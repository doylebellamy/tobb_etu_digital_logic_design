==> flow/design.v <==
module fsm_otopilot
(
input clk,
input rst_n,
input [15:0] gnss_i,
input [15:0] altimetre_i,
input [7:0] hedef_yukseklik_i,
input yukseklik_bilgisi_i,
output motor_o,
output yesil_led_o,
output kirmizi_led_o
);
localparam S_YUKSEKLIK_BEKLE    = 2'b00;
localparam S_ACIL_DURUS         = 2'b01;
localparam S_UCUS               = 2'b10;
reg hedef_yukseklik_hata;
reg motor_ac;
reg [15:0] sensor_fark;
reg [15:0] sensor_ortalama;
reg [1:0] state;
reg [1:0] hata_sayaci;
reg [7:0] atanan_yukseklik;
reg yesil_led;
reg kirmizi_led;
reg motor;
always @(*) begin
    if (hedef_yukseklik_i < 10 || hedef_yukseklik_i > 100) begin
        hedef_yukseklik_hata = 1'b1;
    end
    else begin
        hedef_yukseklik_hata = 1'b0;
    end
    if (gnss_i > altimetre_i) begin
        sensor_fark = gnss_i - altimetre_i;    
    end
    else begin
        sensor_fark = altimetre_i - gnss_i;
    end
    if (sensor_fark > 9) begin
        sensor_ortalama     = gnss_i;
    end
    else begin
        sensor_ortalama     = (gnss_i + altimetre_i) >> 1;        
    end
    motor_ac = 0;
    if (state == S_UCUS) begin
        if (sensor_ortalama >= atanan_yukseklik) begin
            motor_ac = 1'b0;
        end
        else begin
            motor_ac = 1'b1;
        end
    end
end
always @(posedge clk, negedge rst_n) begin
    if (rst_n == 1'b0) begin
        state               <= S_YUKSEKLIK_BEKLE;
        hata_sayaci         <= 2'b00;
        atanan_yukseklik    <= 8'b00000000;
        yesil_led           <= 1'b0;
        kirmizi_led         <= 1'b0;
        motor               <= 1'b0;
    end
    else begin
        case (state)
            S_YUKSEKLIK_BEKLE : begin
                if (yukseklik_bilgisi_i == 1'b1) begin
                    if (hedef_yukseklik_hata == 1'b0) begin
                        atanan_yukseklik    <= hedef_yukseklik_i;
                        state               <= S_UCUS;
                    end
                    else begin
                        if (hata_sayaci == 2'b10) begin
                            state       <= S_ACIL_DURUS;
                            kirmizi_led <= 1'b1;
                        end
                        else begin
                            hata_sayaci <= hata_sayaci + 2'b01;
                            state       <= S_YUKSEKLIK_BEKLE;
                        end
                    end
                end
                else begin
                    state <= S_YUKSEKLIK_BEKLE;
                end
            end
            S_ACIL_DURUS : begin
            end
            S_UCUS : begin
                if (motor_ac == 1'b1) begin
                   motor        <= 1'b1; 
                end
                else begin
                    motor       <= 1'b0;
                    yesil_led   <= 1'b1;
                end
            end
            default: begin
                state <= S_YUKSEKLIK_BEKLE;
            end
        endcase
    end
end
assign motor_o          = motor;
assign yesil_led_o      = yesil_led;
assign kirmizi_led_o    = kirmizi_led;
endmodule
## Reports on fsm_otopilot

Tool output for the design above, in the order of the flow.
Lines are those of the file above, counted from 1.
Cell names lack the library's common part.
A cell with - has no value.

- Design top: fsm_otopilot
- Clock input: clk
- Library: sky130hd
- Timing corner: tt_025C_1v80

## Elaborated design

Source: Yosys, flattened and elaborated, memories not mapped. Widths are those after wreduce. Registers that Yosys merges into a memory's read port (data or address) are not register bits. Print and check cells do not count. Equal cells are merged and count once.

- Add/subtract/negate cells: 4
- Magnitude comparators: 5
- Equal/unequal tests: 3
- Multiplexer cells: 10
- Bitwise logic cells: 3
- Reductions and logical operators: 7

Operators by type and width:

| cell | count |
|---|---|
| 16-bit subtractor | 2 |
| 16-bit two-way mux | 2 |
| 16-bit adder | 1 |
| 16-bit > comparator | 1 |
| 16-bit by 4-bit > comparator with 1-bit output (second input constant) | 1 |
| 16-bit by 8-bit >= comparator with 1-bit output | 1 |
| 4-bit AND reduction | 2 |
| 8-bit by 4-bit < comparator with 1-bit output (second input constant) | 1 |
| 8-bit by 7-bit > comparator with 1-bit output (second input constant) | 1 |
| 1-bit two-way mux | 5 |
| 2-bit equality test (second input constant) | 2 |
| 2-bit parallel mux with 2-bit select | 1 |
| 2-bit two-way mux | 2 |
| 1-bit inverter | 3 |
| 3-bit AND reduction | 1 |
| 2-bit by 1-bit adder with 2-bit output (second input constant) | 1 |
| 2-bit by 1-bit equality test with 1-bit output (second input constant) | 1 |
| 2-bit zero test | 1 |
| 2-bit AND reduction | 1 |
| 2-bit OR reduction | 1 |
| 1-bit logical OR | 1 |

- Flip-flop bits (word level): 15
- Input bits: 43
- Output and inout port bits: 3
- Word-level cells: 38

## Logic depth

Yosys ltp: most cells in a row. Word level: on the elaborated netlist, between registers, memories and ports. Mapped: between sequential cells and ports; inverters and the memories' decode and read muxes count.

- Depth in word-level cells: 9
- ABC_AREA: 0
- Mapped depth: 24
- Depth with buffers taken out: 23

## Mapped cells and area

Source: synth_stat.txt of the flow (Yosys; design flattened, memories mapped). It holds for the ABC_AREA given above (unset counts as 0); a run with the other value may have another netlist.
Totals and module areas in this step are rounded.

- Cell count: 464
- Chip area (Yosys): 0.00346 mm²
- Sequential area: 0.000377 mm²
- Flip-flop cells: 15
- Buffer cells: 15

Cell types:

| type | count | total area (µm²) |
|---|---|---|
| ha_1 | 55 | 688.16 |
| dfrtp_1 | 14 | 350.336 |
| inv_1 | 57 | 213.955 |
| a21oi_1 | 41 | 205.197 |
| nor2_1 | 38 | 142.637 |
| xnor2_1 | 15 | 131.376 |
| o21ai_0 | 22 | 110.106 |
| mux2_2 | 8 | 90.086 |
| mux2i_1 | 9 | 90.086 |
| nand2_1 | 23 | 86.333 |
| a211oi_1 | 10 | 75.072 |
| nand2b_1 | 12 | 75.072 |
| xor2_1 | 7 | 61.309 |
| a21o_1 | 8 | 60.058 |
| fa_1 | 3 | 60.058 |
| nor4_1 | 9 | 56.304 |
| nand3_1 | 11 | 55.053 |
| o21a_1 | 7 | 52.55 |

Not listed: further types 48, cells in them 115.

## Worst setup path after synthesis

OpenSTA on the mapped netlist: ideal clock, no wires. The path of least setup slack (recovery checks aside). Input and output delay are each 20% of the period. Register names are those of the netlist, which keeps one name where synthesis merged equal registers.

- Path kind: input-to-reg
- From: input gnss_i[6]
- To: register yesil_led
- Clock period: 7.57 ns
- Input delay: 1.514 ns
- Setup time: 0.124 ns
- Time at the first pin: 1.514 ns
- Arrival time: 6.111 ns
- Required time: 7.446 ns
- Setup slack: 1.335 ns
- Delay of the path: 4.721 ns
- Stages: 23
- Path buffers: 3
- Synthesis period reached: 6.235 ns

"delay of the path" = arrival - input delay + setup time.
"stages": output pins that drive a net of the path, with the launching flip-flop's if there is one; two outputs of one cell count as two.
"synthesis period reached" = period - worst setup slack (recovery checks aside). The figure is calculated, with input and output delays left at 20% of the set period.
Between the ends stands the longest chain of elaborated cells between them, by number of cells; it is not shown to be the way that was timed. Of several equally long chains one is given.
A line is the first line of the expression or statement that the cell stems from. Yosys adds cells for indexed reads and writes and turns some case tables into memories.

- Cells stage by stage: inv_1 > ha_1 > clkbuf_1 > clkbuf_1 > a21oi_1 > a31oi_1 > xor2_1 > or4_1 > a211oi_1 > nor2_1 > or3_1 > buf_4 > mux2i_1 > ha_1 > nand2b_1 > a211oi_1 > o31ai_1 > a311oi_1 > nand4_1 > a211o_1 > o31ai_1 > nor4_1 > a211o_1
- Cells in the longest elaborated chain: 9
- Elaborated cells between the ends (all ways): 12
- RTL lines with such cells: 7
- Those cells by class: 3 x add/sub; 3 x compare; 4 x mux; 1 x logic; 1 x reduce/logical

RTL lines, path after synthesis:

| element | line | text |
|---|---|---|
| from (decl) | 5 | `input [15:0] gnss_i,` |
| 16-bit > comparator | 33 | `if (gnss_i > altimetre_i) begin` |
| 16-bit two-way mux | 33 |  |
| 16-bit by 4-bit > comparator with 1-bit output | 39 | `if (sensor_fark > 9) begin` |
| 16-bit two-way mux | 39 |  |
| 16-bit by 8-bit >= comparator with 1-bit output | 47 | `if (sensor_ortalama >= atanan_yukseklik) begin` |
| 1-bit two-way mux | 47 |  |
| 1-bit two-way mux | 46 | `if (state == S_UCUS) begin` |
| 1-bit inverter | - |  |
| 2-bit AND reduction | - |  |
| to (assign) | 60 | `yesil_led           <= 1'b0;` |
| to (assign) | 95 | `yesil_led   <= 1'b1;` |
| to (decl) | 23 | `reg yesil_led;` |

fsm_otopilot on sky130hd: 2 stored runs with different settings, listed in no order. Input and output delays are each 20% of the period that was set; the output load is 0.01 pF.

### Flow run 1

Settings: `period_ns=3.58`, `CORE_UTILIZATION=64`, `PLACE_DENSITY_LB_ADDON=0.19`, `CELL_PAD_IN_SITES_GLOBAL_PLACEMENT=1`, `ABC_AREA=0`, `CTS_CLUSTER_SIZE=61`, `CTS_CLUSTER_DIAMETER=186`, `SLEW_MARGIN=20`, `CAP_MARGIN=20`, `CORE_MARGIN=2`

No final report: placement broke off with FLW-0024.

### Flow run 2

Settings: `period_ns=5.0`, `CORE_UTILIZATION=61`, `SETUP_SLACK_MARGIN=0.98`, `CELL_PAD_IN_SITES_DETAIL_PLACEMENT=2`, `TNS_END_PERCENT=100`, `ABC_AREA=1`, `MAX_ROUTING_LAYER=met4`, `CAP_MARGIN=20`, `CORE_MARGIN=2`, `SLEW_MARGIN=20`

No final report: placement broke off with DPL-0033.
